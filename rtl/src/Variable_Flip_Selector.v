==> flow/design.v <==
module Break_Value_Counter #(
    parameter NUM_CLAUSES = 20,
    parameter NUM_ROWS = 3
)(
    input       [NUM_CLAUSES - 1 : 0]           clause_broken_i,     
    input       [NUM_CLAUSES - 1 : 0]           mask_bits_i,         
    output reg  [$clog2(NUM_CLAUSES) - 1 : 0]   break_value_o,       
    output wire [NUM_CLAUSES - 1 : 0]           clause_broken_o      
);
    localparam NUM_CLAUSES_BITS = $clog2(NUM_CLAUSES);
    integer i;
    assign clause_broken_o = clause_broken_i & mask_bits_i;
    always @ (*) begin
        break_value_o = 0;
        for (i = 0; i < NUM_CLAUSES; i = i+1) begin
            break_value_o = break_value_o + clause_broken_o[i];
        end 
    end
endmodule
module Heuristic_Selector #(
    parameter MAX_CLAUSES_PER_VARIABLE = 20,
    parameter NSAT = 3,
    parameter P = 'h6E147AE0  
)(
    input [NSAT * $clog2(MAX_CLAUSES_PER_VARIABLE) - 1 : 0] break_values_i,
    input [NSAT - 1 : 0] break_values_valid_i,  
    input [31 : 0] random_i, 
    input enable_i,
    output wire [$clog2(NSAT) - 1:0] select_o,
    output wire random_selection_o
);
    localparam MC = MAX_CLAUSES_PER_VARIABLE;
    localparam MCB = $clog2(MAX_CLAUSES_PER_VARIABLE);
    localparam NSAT_BITS = $clog2(NSAT);
    wire [MCB - 1 : 0] break_values [NSAT - 1 : 0];
    wire [NSAT - 1 : 0] is_zero;
    wire has_zero;
    wire [NSAT - 1 : 0] bvvi;
    assign bvvi = break_values_valid_i;
    genvar n;
    generate
        for(n = 0; n < NSAT; n = n + 1) begin
            assign break_values[n] = break_values_i[n * MCB +: MCB];
            assign is_zero[n] = ~(|break_values[n]);
        end
    endgenerate
    assign has_zero = |(is_zero & break_values_valid_i);
    wire   bvv_001, bvv_010, bvv_100, bvv_011, bvv_101, bvv_110 ;
    assign bvv_001 = (break_values_valid_i[2] == 0 && break_values_valid_i[1] == 0 && break_values_valid_i[0] == 1);
    assign bvv_010 = (break_values_valid_i[2] == 0 && break_values_valid_i[1] == 1 && break_values_valid_i[0] == 0);
    assign bvv_011 = (break_values_valid_i[2] == 0 && break_values_valid_i[1] == 1 && break_values_valid_i[0] == 1);
    assign bvv_100 = (break_values_valid_i[2] == 1 && break_values_valid_i[1] == 0 && break_values_valid_i[0] == 0);
    assign bvv_101 = (break_values_valid_i[2] == 1 && break_values_valid_i[1] == 0 && break_values_valid_i[0] == 1);
    assign bvv_110 = (break_values_valid_i[2] == 1 && break_values_valid_i[1] == 1 && break_values_valid_i[0] == 0);
    wire random_walk;
    wire [NSAT_BITS-1:0] rand_sel_2, rand_sel_3;
    assign random_walk = random_i > P;
    assign rand_sel_2 = bvv_011 ? (random_i[7] ? 2'b01 : 2'b00) :
                        bvv_101 ? (random_i[7] ? 2'b10 : 2'b00) :
                        bvv_110 ? (random_i[7] ? 2'b10 : 2'b01) : 
                        2'b11;
    assign rand_sel_3  = random_i[5:0] % NSAT;
    wire [NSAT_BITS-1:0] num_valid, det_sel_1, det_sel_2, det_sel_3;
    assign num_valid = {(bvvi[0] & bvvi[1]) | (bvvi[0] & bvvi[2]) | (bvvi[1] & bvvi[2]), 
                        bvvi[0] ^ bvvi[1] ^ bvvi[2]};
    assign det_sel_1 =  bvv_001 ? 2'b00 :
                        bvv_010 ? 2'b01 : 
                        bvv_100 ? 2'b10 : 
                        2'b11;
    assign det_sel_2 =  bvv_011 ? ((break_values[0] <  break_values[1]) ? 2'b00 : 2'b01) :
                        bvv_101 ? ((break_values[0] <  break_values[2]) ? 2'b00 : 2'b10) :
                        bvv_110 ? ((break_values[2] <= break_values[1]) ? 2'b10 : 2'b01) : 
                        2'b11;
    assign det_sel_3 =  (break_values[0] <  break_values[1] && break_values[0] <  break_values[2]) ? 2'b00 :
                        (break_values[1] <= break_values[0] && break_values[1] <= break_values[2]) ? 2'b01 :
                        (break_values[2] <= break_values[0] && break_values[2] <= break_values[1]) ? 2'b10 : 
                        2'b11;
    wire [NSAT_BITS-1:0] zero_sel_2, zero_sel_3;
    assign zero_sel_2 = bvv_011 ? (is_zero[1] ? 2'b01 : 2'b00) :
                        bvv_101 ? (is_zero[2] ? 2'b10 : 2'b00) :
                        bvv_110 ? (is_zero[2] ? 2'b10 : 2'b01) : 
                        2'b11;
    assign zero_sel_3 = is_zero[2] ? 2'b10 : 
                        is_zero[1] ? 2'b01 :
                        is_zero[0] ? 2'b00 :
                        2'b11;
    wire [NSAT_BITS-1:0] sel_1, sel_2, sel_3, sel;
    assign sel_1 = det_sel_1;
    assign sel_2 = has_zero ? zero_sel_2 : (random_walk ? rand_sel_2 : det_sel_2);
    assign sel_3 = has_zero ? zero_sel_3 : (random_walk ? rand_sel_3 : det_sel_3);
    assign sel = num_valid[1] ? (num_valid[0] ? sel_3 : sel_2) : (num_valid[0] ? sel_1 : 2'b11);
    assign select_o = enable_i ? sel : 2'bxx;
    assign random_selection_o = enable_i ? ((num_valid[1] && ~has_zero) ? random_walk : 0) : 1'bx;
endmodule
module Variable_Flip_Selector #(
    parameter MAX_CLAUSES_PER_VARIABLE = 20,
    parameter NSAT = 3,
    parameter P = 'h6E147AE0,
    localparam NSAT_BITS = $clog2(NSAT)
)(
    input clk_i,
    input rst_i,
    input [MAX_CLAUSES_PER_VARIABLE - 1 : 0] clause_broken_i,
    input [MAX_CLAUSES_PER_VARIABLE - 1 : 0] mask_bits_i,
    input [NSAT - 1 : 0]                     break_values_valid_i,
    input [31:0]                             random_i,
    input [NSAT_BITS - 1 : 0] wr_en_i,     
    output reg [NSAT_BITS - 1 : 0]                selected_o,
    output reg [MAX_CLAUSES_PER_VARIABLE - 1 : 0] clause_valid_bits_o
);
    localparam MC = MAX_CLAUSES_PER_VARIABLE;
    localparam MCB = $clog2(MAX_CLAUSES_PER_VARIABLE);
    integer i;
    reg [MCB - 1 : 0] break_values_reg  [NSAT - 2 : 0];
    reg [MC  - 1 : 0] break_bits_reg    [NSAT - 2 : 0];
    wire [MCB - 1 : 0] break_value;
    wire [MC  - 1 : 0] break_bits;
    wire [NSAT * MCB - 1 : 0] all_break_values;
    wire [NSAT_BITS - 1 : 0] select;
    genvar n;
    generate
        for(n = 0; n < NSAT - 1; n = n + 1) begin
            assign all_break_values[n * MCB +: MCB] = break_values_reg[n];
        end
        assign all_break_values[(NSAT - 1) * MCB +: MCB] = break_value;
    endgenerate
    wire control_one_hot = ~|(wr_en_i & (wr_en_i - 1)) & |wr_en_i;
    Break_Value_Counter #(
        .NUM_CLAUSES(MC),
        .NUM_ROWS(NSAT)
    ) bvc (
        .clause_broken_i(clause_broken_i),
        .mask_bits_i(mask_bits_i),
        .break_value_o(break_value),
        .clause_broken_o(break_bits)
    );
    Heuristic_Selector #(
        .MAX_CLAUSES_PER_VARIABLE(MC),
        .NSAT(NSAT),
        .P(P)
    ) hs (
        .break_values_i(all_break_values),
        .break_values_valid_i(&wr_en_i ? break_values_valid_i : {NSAT{1'b0}}),
        .random_i(random_i),
        .enable_i(&wr_en_i),
        .select_o(select),
        .random_selection_o()
    );
    always @(posedge clk_i) begin
        if(rst_i) begin
            for(i = 0; i < NSAT - 1; i = i + 1) begin
                break_values_reg[i] <= 0;
                break_bits_reg[i] <= 0;
            end
            selected_o <= 2'b11;
            clause_valid_bits_o <= 0;
        end else begin
            for(i = 0; i < NSAT - 1; i = i + 1) begin  
                if(wr_en_i[i] == 1 && control_one_hot) begin
                    break_values_reg[i] <= break_value;
                    break_bits_reg[i] <= break_bits;
                end
            end
            if(&wr_en_i) begin  
                selected_o <= select;
                clause_valid_bits_o <= select == 2'b10 ? break_bits : break_bits_reg[select];
            end
        end
    end
endmodule
# Tool chain data of Variable_Flip_Selector
# Tool output for the design above, in the order of the flow.
# Line numbers count from 1 in the design file above.
# A cell with - has no value.
[inputs]
top_module = "Variable_Flip_Selector"
clock_port = "clk_i"
lib = "sky130hd"
lib_corner = "tt_025C_1v80"

# Elaborated design
# Yosys after proc, flatten, opt, wreduce and memory -nomap, before mapping. Print and check cells are not counted. Equal cells are merged and count once.
[word_totals]
out_inout_bits = 22
reg_bits = 72
word_cells = 114
input_bits = 79
[classes]
n_reduce_logical = 23
mux = 38
logic = 18
compare = 7
n_eq = 1
n_addsub = 20
n_div = 1
[op_table]
columns = ["cell", "count"]
rows = [
  ["adder 5 x 1 -> 5 bit", 18],
  ["remainder unit 6 x 2 -> 32 bit with constant B", 1],
  ["2-to-1 mux 2 bit", 30],
  ["parallel mux 20 bit (select 2 bit)", 1],
  ["bitwise AND 2 x 32 -> 32 bit", 1],
  ["> comparator 32 x 31 -> 1 bit with constant B", 1],
  ["OR reduction 32 bit", 1],
  ["bitwise AND 20 bit", 1],
  ["less-or-equal comparator 5 bit", 4],
  ["2-to-1 mux 20 bit", 1],
  ["logical AND 1 bit", 15],
  ["OR reduction 5 bit", 3],
  ["< comparator 5 bit", 2],
  ["NOT 1 bit", 7],
  ["2-to-1 mux 1 bit", 5],
  ["bitwise AND 1 bit", 4],
  ["subtractor 2 x 1 -> 3 bit with constant B", 1],
  ["bitwise AND 3 bit", 1],
  ["OR reduction 3 bit", 1],
  ["2-to-1 mux 3 bit", 1],
  ["adder 1 x 1 -> 2 bit", 1],
  ["OR 1 bit", 2],
  ["XOR 1 bit", 2],
  ["== test 2 bit with constant B", 1],
  ["AND reduction 2 bit", 1],
  ["OR reduction 2 bit", 1],
  ["logical NOT 1 bit", 1],
]

# Depth
# Yosys ltp: most cells in a row. Word level: on the elaborated netlist, between registers, memories and ports. Mapped: between sequential cells and ports; inverters and the memories' decode and read muxes count.
[logic_depth]
ltp_word = 33
abc_area = 1
depth_mapped = 37
depth_no_buf = 35

# Netlist
# Source: synth_stat.txt of the flow (Yosys; design flattened, memories mapped). It holds for the ABC_AREA given above (unset counts as 0); a run with the other value may have another netlist.
# The area totals of this step are shown rounded.
[synth_totals]
buf_cells = 33
seq_area_mm2 = 0.00144
cell_count = 756
flip_flops = 72
area_mm2 = 0.00498
[types]
columns = ["cell_type", "count", "type_area_um2"]
rows = [
  ["sky130_fd_sc_hd__dfxtp_1", 72, 1.44E+03],
  ["sky130_fd_sc_hd__nand2_1", 140, 525.504],
  ["sky130_fd_sc_hd__inv_1", 116, 435.418],
  ["sky130_fd_sc_hd__o21ai_0", 79, 395.379],
  ["sky130_fd_sc_hd__ha_1", 26, 325.312],
  ["sky130_fd_sc_hd__a21oi_1", 63, 315.302],
  ["sky130_fd_sc_hd__nor2_1", 84, 315.302],
  ["sky130_fd_sc_hd__nand3_1", 59, 295.283],
  ["sky130_fd_sc_hd__fa_1", 14, 280.269],
  ["sky130_fd_sc_hd__clkbuf_1", 22, 82.579],
  ["sky130_fd_sc_hd__nand3_2", 8, 80.077],
  ["sky130_fd_sc_hd__nand2_2", 8, 50.048],
  ["sky130_fd_sc_hd__nand4_1", 7, 43.792],
  ["sky130_fd_sc_hd__nor3_1", 8, 40.038],
  ["sky130_fd_sc_hd__buf_4", 5, 37.536],
  ["sky130_fd_sc_hd__xor2_1", 3, 26.275],
  ["sky130_fd_sc_hd__buf_2", 5, 25.024],
  ["sky130_fd_sc_hd__nor3b_1", 3, 22.522],
]
# Other cell types: 24; their cells: 34.

# Timing after synthesis
# Path of least setup slack by OpenSTA after synthesis, without wires, with an ideal clock, recovery checks aside; 20% of the period is set as input and as output delay. Where synthesis merged equal registers, the netlist keeps one of their names.
[synth_timing]
kind = "input -> register"
startpoint = "input port clause_broken_i[0]"
endpoint = "register clause_valid_bits_o[10]"
setup_slack_ps = 2508
required_time_ps = 10636
path_stages = 31
in_delay_ps = 2140
launch_ps = 2140
tclk_ps = 10700
path_buffers = 1
path_delay_ps = 6052
arrival_time_ps = 8128
setup_time_ps = 64
period_less_setup_slack_ps = 8192
# "path_delay_ps" is the arrival time less input delay plus setup time.
# "path_stages" counts driving pins, that of a launching flip-flop among them; a cell with two outputs on the path counts twice.
# "period_less_setup_slack_ps" = period - worst setup slack (recovery checks aside). The figure is calculated, with input and output delays left at 20% of the set period.
# The rows between start and end are the longest chain of elaborated cells between them; the timing report does not say that the signal goes this way. Where chains are equally long, one stands for them.
# Each line given opens the expression or statement behind the cell; cells for indexed reads and writes are added by Yosys, which also makes memories of some case tables.
[synth_between]
path_cell_list = "sky130_fd_sc_hd__nand2_1 > sky130_fd_sc_hd__inv_1 > sky130_fd_sc_hd__ha_1 > sky130_fd_sc_hd__inv_1 > sky130_fd_sc_hd__fa_1 > sky130_fd_sc_hd__fa_1 > sky130_fd_sc_hd__fa_1 > sky130_fd_sc_hd__fa_1 > sky130_fd_sc_hd__fa_1 > sky130_fd_sc_hd__fa_1 > sky130_fd_sc_hd__fa_1 > sky130_fd_sc_hd__o31ai_1 > sky130_fd_sc_hd__inv_1 > sky130_fd_sc_hd__ha_1 > sky130_fd_sc_hd__nand4_1 > sky130_fd_sc_hd__or2_2 > sky130_fd_sc_hd__o2111ai_1 > sky130_fd_sc_hd__inv_1 > sky130_fd_sc_hd__o21ai_0 > sky130_fd_sc_hd__nand3_1 > sky130_fd_sc_hd__a31o_1 > sky130_fd_sc_hd__nand2_1 > sky130_fd_sc_hd__nand2_1 > sky130_fd_sc_hd__nand2_1 > sky130_fd_sc_hd__nand2_1 > sky130_fd_sc_hd__nand2_2 > sky130_fd_sc_hd__buf_2 > sky130_fd_sc_hd__nand3_1 > sky130_fd_sc_hd__nand2_1 > sky130_fd_sc_hd__nor2_1 > sky130_fd_sc_hd__nor2_1"
elab_chain_len = 33
cells_between = 56
cone_classes = "add/sub (19); compare (4); eq/ne (1); mux (23); logic (4); reduce/logical (5)"
[synth_rtl]
columns = ["item", "line_no", "rtl"]
rows = [
  ["from (decl)", 103, "input [MAX_CLAUSES_PER_VARIABLE - 1 : 0] clause_broken_i,"],
  ["bitwise AND 20 bit", 12, "assign clause_broken_o = clause_broken_i & mask_bits_i;"],
  ["adder 1 x 1 -> 2 bit", 16, "break_value_o = break_value_o + clause_broken_o[i];"],
  ["adder 5 x 1 -> 5 bit (18 in a row)", 16, ""],
  ["less-or-equal comparator 5 bit", 72, "bvv_110 ? ((break_values[2] <= break_values[1]) ? 2'b10 : 2'b01) :"],
  ["2-to-1 mux 2 bit (2 in a row)", 72, ""],
  ["2-to-1 mux 2 bit", 71, "bvv_101 ? ((break_values[0] <  break_values[2]) ? 2'b00 : 2'b10) :"],
  ["2-to-1 mux 2 bit", 70, "assign det_sel_2 =  bvv_011 ? ((break_values[0] <  break_values[1]) ? 2'b00 : 2'b01) :"],
  ["2-to-1 mux 2 bit (2 in a row)", 89, "assign sel_2 = has_zero ? zero_sel_2 : (random_walk ? rand_sel_2 : det_sel_2);"],
  ["2-to-1 mux 2 bit (2 in a row)", 91, "assign sel = num_valid[1] ? (num_valid[0] ? sel_3 : sel_2) : (num_valid[0] ? sel_1 : 2'b11);"],
  ["2-to-1 mux 2 bit", 92, "assign select_o = enable_i ? sel : 2'bxx;"],
  ["NOT 1 bit", 166, "clause_valid_bits_o <= select == 2'b10 ? break_bits : break_bits_reg[select];"],
  ["parallel mux 20 bit (select 2 bit)", 166, ""],
  ["2-to-1 mux 20 bit", 166, ""],
  ["to (assign)", 156, "clause_valid_bits_o <= 0;"],
  ["to (assign)", 166, ""],
  ["to (decl)", 109, "output reg [MAX_CLAUSES_PER_VARIABLE - 1 : 0] clause_valid_bits_o"],
]
# Some nets on the timed path still bear RTL names; the line given drives or declares the net.
[synth_nets]
columns = ["signal", "line_no"]
rows = [
  ["break_bits[0]", 12],
  ["all_break_values[14]", 16],
]

# Path in the finished layout
# From the final timing report of job 1: the path of least setup slack in the routed layout; clock arrival at registers is part of the times.
# The path's times are printed in steps of 10 ps; the period is the one set.
[layout_timing]
kind = "input -> register"
startpoint = "input port clause_broken_i[1]"
endpoint = "register clause_valid_bits_o[8]"
required_time_ps = 11240
setup_slack_ps = 2260
path_stages = 32
launch_ps = 2200
arrival_time_ps = 8970
path_buffers = 2
in_delay_ps = 2200
tclk_ps = 11000
setup_time_ps = 110
# The rows between start and end are the longest chain of elaborated cells between them; the timing report does not say that the signal goes this way. Where chains are equally long, one stands for them.
[layout_between]
path_cell_list = "sky130_fd_sc_hd__clkdlybuf4s50_1 > sky130_fd_sc_hd__nand2_1 > sky130_fd_sc_hd__inv_1 > sky130_fd_sc_hd__ha_1 > sky130_fd_sc_hd__inv_1 > sky130_fd_sc_hd__fa_1 > sky130_fd_sc_hd__fa_1 > sky130_fd_sc_hd__fa_1 > sky130_fd_sc_hd__fa_1 > sky130_fd_sc_hd__fa_1 > sky130_fd_sc_hd__fa_2 > sky130_fd_sc_hd__fa_2 > sky130_fd_sc_hd__o31ai_4 > sky130_fd_sc_hd__inv_2 > sky130_fd_sc_hd__ha_4 > sky130_fd_sc_hd__nand4_1 > sky130_fd_sc_hd__or2_2 > sky130_fd_sc_hd__o2111ai_1 > sky130_fd_sc_hd__inv_1 > sky130_fd_sc_hd__nand2_1 > sky130_fd_sc_hd__nand2_1 > sky130_fd_sc_hd__nand3_1 > sky130_fd_sc_hd__nand3_1 > sky130_fd_sc_hd__inv_1 > sky130_fd_sc_hd__nand2_1 > sky130_fd_sc_hd__a21boi_4 > sky130_fd_sc_hd__buf_4 > sky130_fd_sc_hd__nor2_1 > sky130_fd_sc_hd__nand2_1 > sky130_fd_sc_hd__nand2_1 > sky130_fd_sc_hd__nor2_1 > sky130_fd_sc_hd__nor2_1"
elab_chain_len = 33
cells_between = 56
cone_classes = "add/sub (19); compare (4); eq/ne (1); mux (23); logic (4); reduce/logical (5)"
[layout_rtl]
columns = ["item", "line_no", "rtl"]
rows = [
  ["from (decl)", 103, "input [MAX_CLAUSES_PER_VARIABLE - 1 : 0] clause_broken_i,"],
  ["bitwise AND 20 bit", 12, "assign clause_broken_o = clause_broken_i & mask_bits_i;"],
  ["adder 1 x 1 -> 2 bit", 16, "break_value_o = break_value_o + clause_broken_o[i];"],
  ["adder 5 x 1 -> 5 bit (18 in a row)", 16, ""],
  ["less-or-equal comparator 5 bit", 72, "bvv_110 ? ((break_values[2] <= break_values[1]) ? 2'b10 : 2'b01) :"],
  ["2-to-1 mux 2 bit (2 in a row)", 72, ""],
  ["2-to-1 mux 2 bit", 71, "bvv_101 ? ((break_values[0] <  break_values[2]) ? 2'b00 : 2'b10) :"],
  ["2-to-1 mux 2 bit", 70, "assign det_sel_2 =  bvv_011 ? ((break_values[0] <  break_values[1]) ? 2'b00 : 2'b01) :"],
  ["2-to-1 mux 2 bit (2 in a row)", 89, "assign sel_2 = has_zero ? zero_sel_2 : (random_walk ? rand_sel_2 : det_sel_2);"],
  ["2-to-1 mux 2 bit (2 in a row)", 91, "assign sel = num_valid[1] ? (num_valid[0] ? sel_3 : sel_2) : (num_valid[0] ? sel_1 : 2'b11);"],
  ["2-to-1 mux 2 bit", 92, "assign select_o = enable_i ? sel : 2'bxx;"],
  ["NOT 1 bit", 166, "clause_valid_bits_o <= select == 2'b10 ? break_bits : break_bits_reg[select];"],
  ["parallel mux 20 bit (select 2 bit)", 166, ""],
  ["2-to-1 mux 20 bit", 166, ""],
  ["to (assign)", 156, "clause_valid_bits_o <= 0;"],
  ["to (assign)", 166, ""],
  ["to (decl)", 109, "output reg [MAX_CLAUSES_PER_VARIABLE - 1 : 0] clause_valid_bits_o"],
]
# Some nets on the timed path still bear RTL names; the line given drives or declares the net.
[layout_nets]
columns = ["signal", "line_no"]
rows = [
  ["break_bits[1]", 12],
  ["all_break_values[14]", 16],
]

# Flow measurements of Variable_Flip_Selector on sky130hd: 2 stored runs with different settings, listed in no order. Input and output delays are each 20% of the period that was set; the output load is 0.01 pF.
# Results are given in rounded form.

[[run]]
name = "job 1"
[run.settings]
period_ns = 11.0
CORE_UTILIZATION = 42
SETUP_SLACK_MARGIN = 1.85
HOLD_SLACK_MARGIN = 0.24
CELL_PAD_IN_SITES_DETAIL_PLACEMENT = 0
ABC_AREA = 1
GPL_TIMING_DRIVEN = 1
CTS_CLUSTER_DIAMETER = 182
SLEW_MARGIN = 20
CAP_MARGIN = 20
CORE_MARGIN = 2
[run.results]
holdWs_ps = 518
layout_stdcell_area_mm2 = 0.00657
die_footprint_mm2 = 0.0127
worst_setup_slack_ps = 2260
post_synth_area_mm2 = 0.00498

[[run]]
name = "job 2"
[run.settings]
period_ns = 6.33
CORE_UTILIZATION = 66
SETUP_SLACK_MARGIN = 1.82
CORE_ASPECT_RATIO = 0.58
CELL_PAD_IN_SITES_GLOBAL_PLACEMENT = 3
CELL_PAD_IN_SITES_DETAIL_PLACEMENT = 1
ABC_AREA = 0
GPL_TIMING_DRIVEN = 1
MAX_ROUTING_LAYER = "met4"
CAP_MARGIN = 20
CORE_MARGIN = 2
SLEW_MARGIN = 20
[run.results]
outcome = "no final report: placement broke off with GPL-0301"
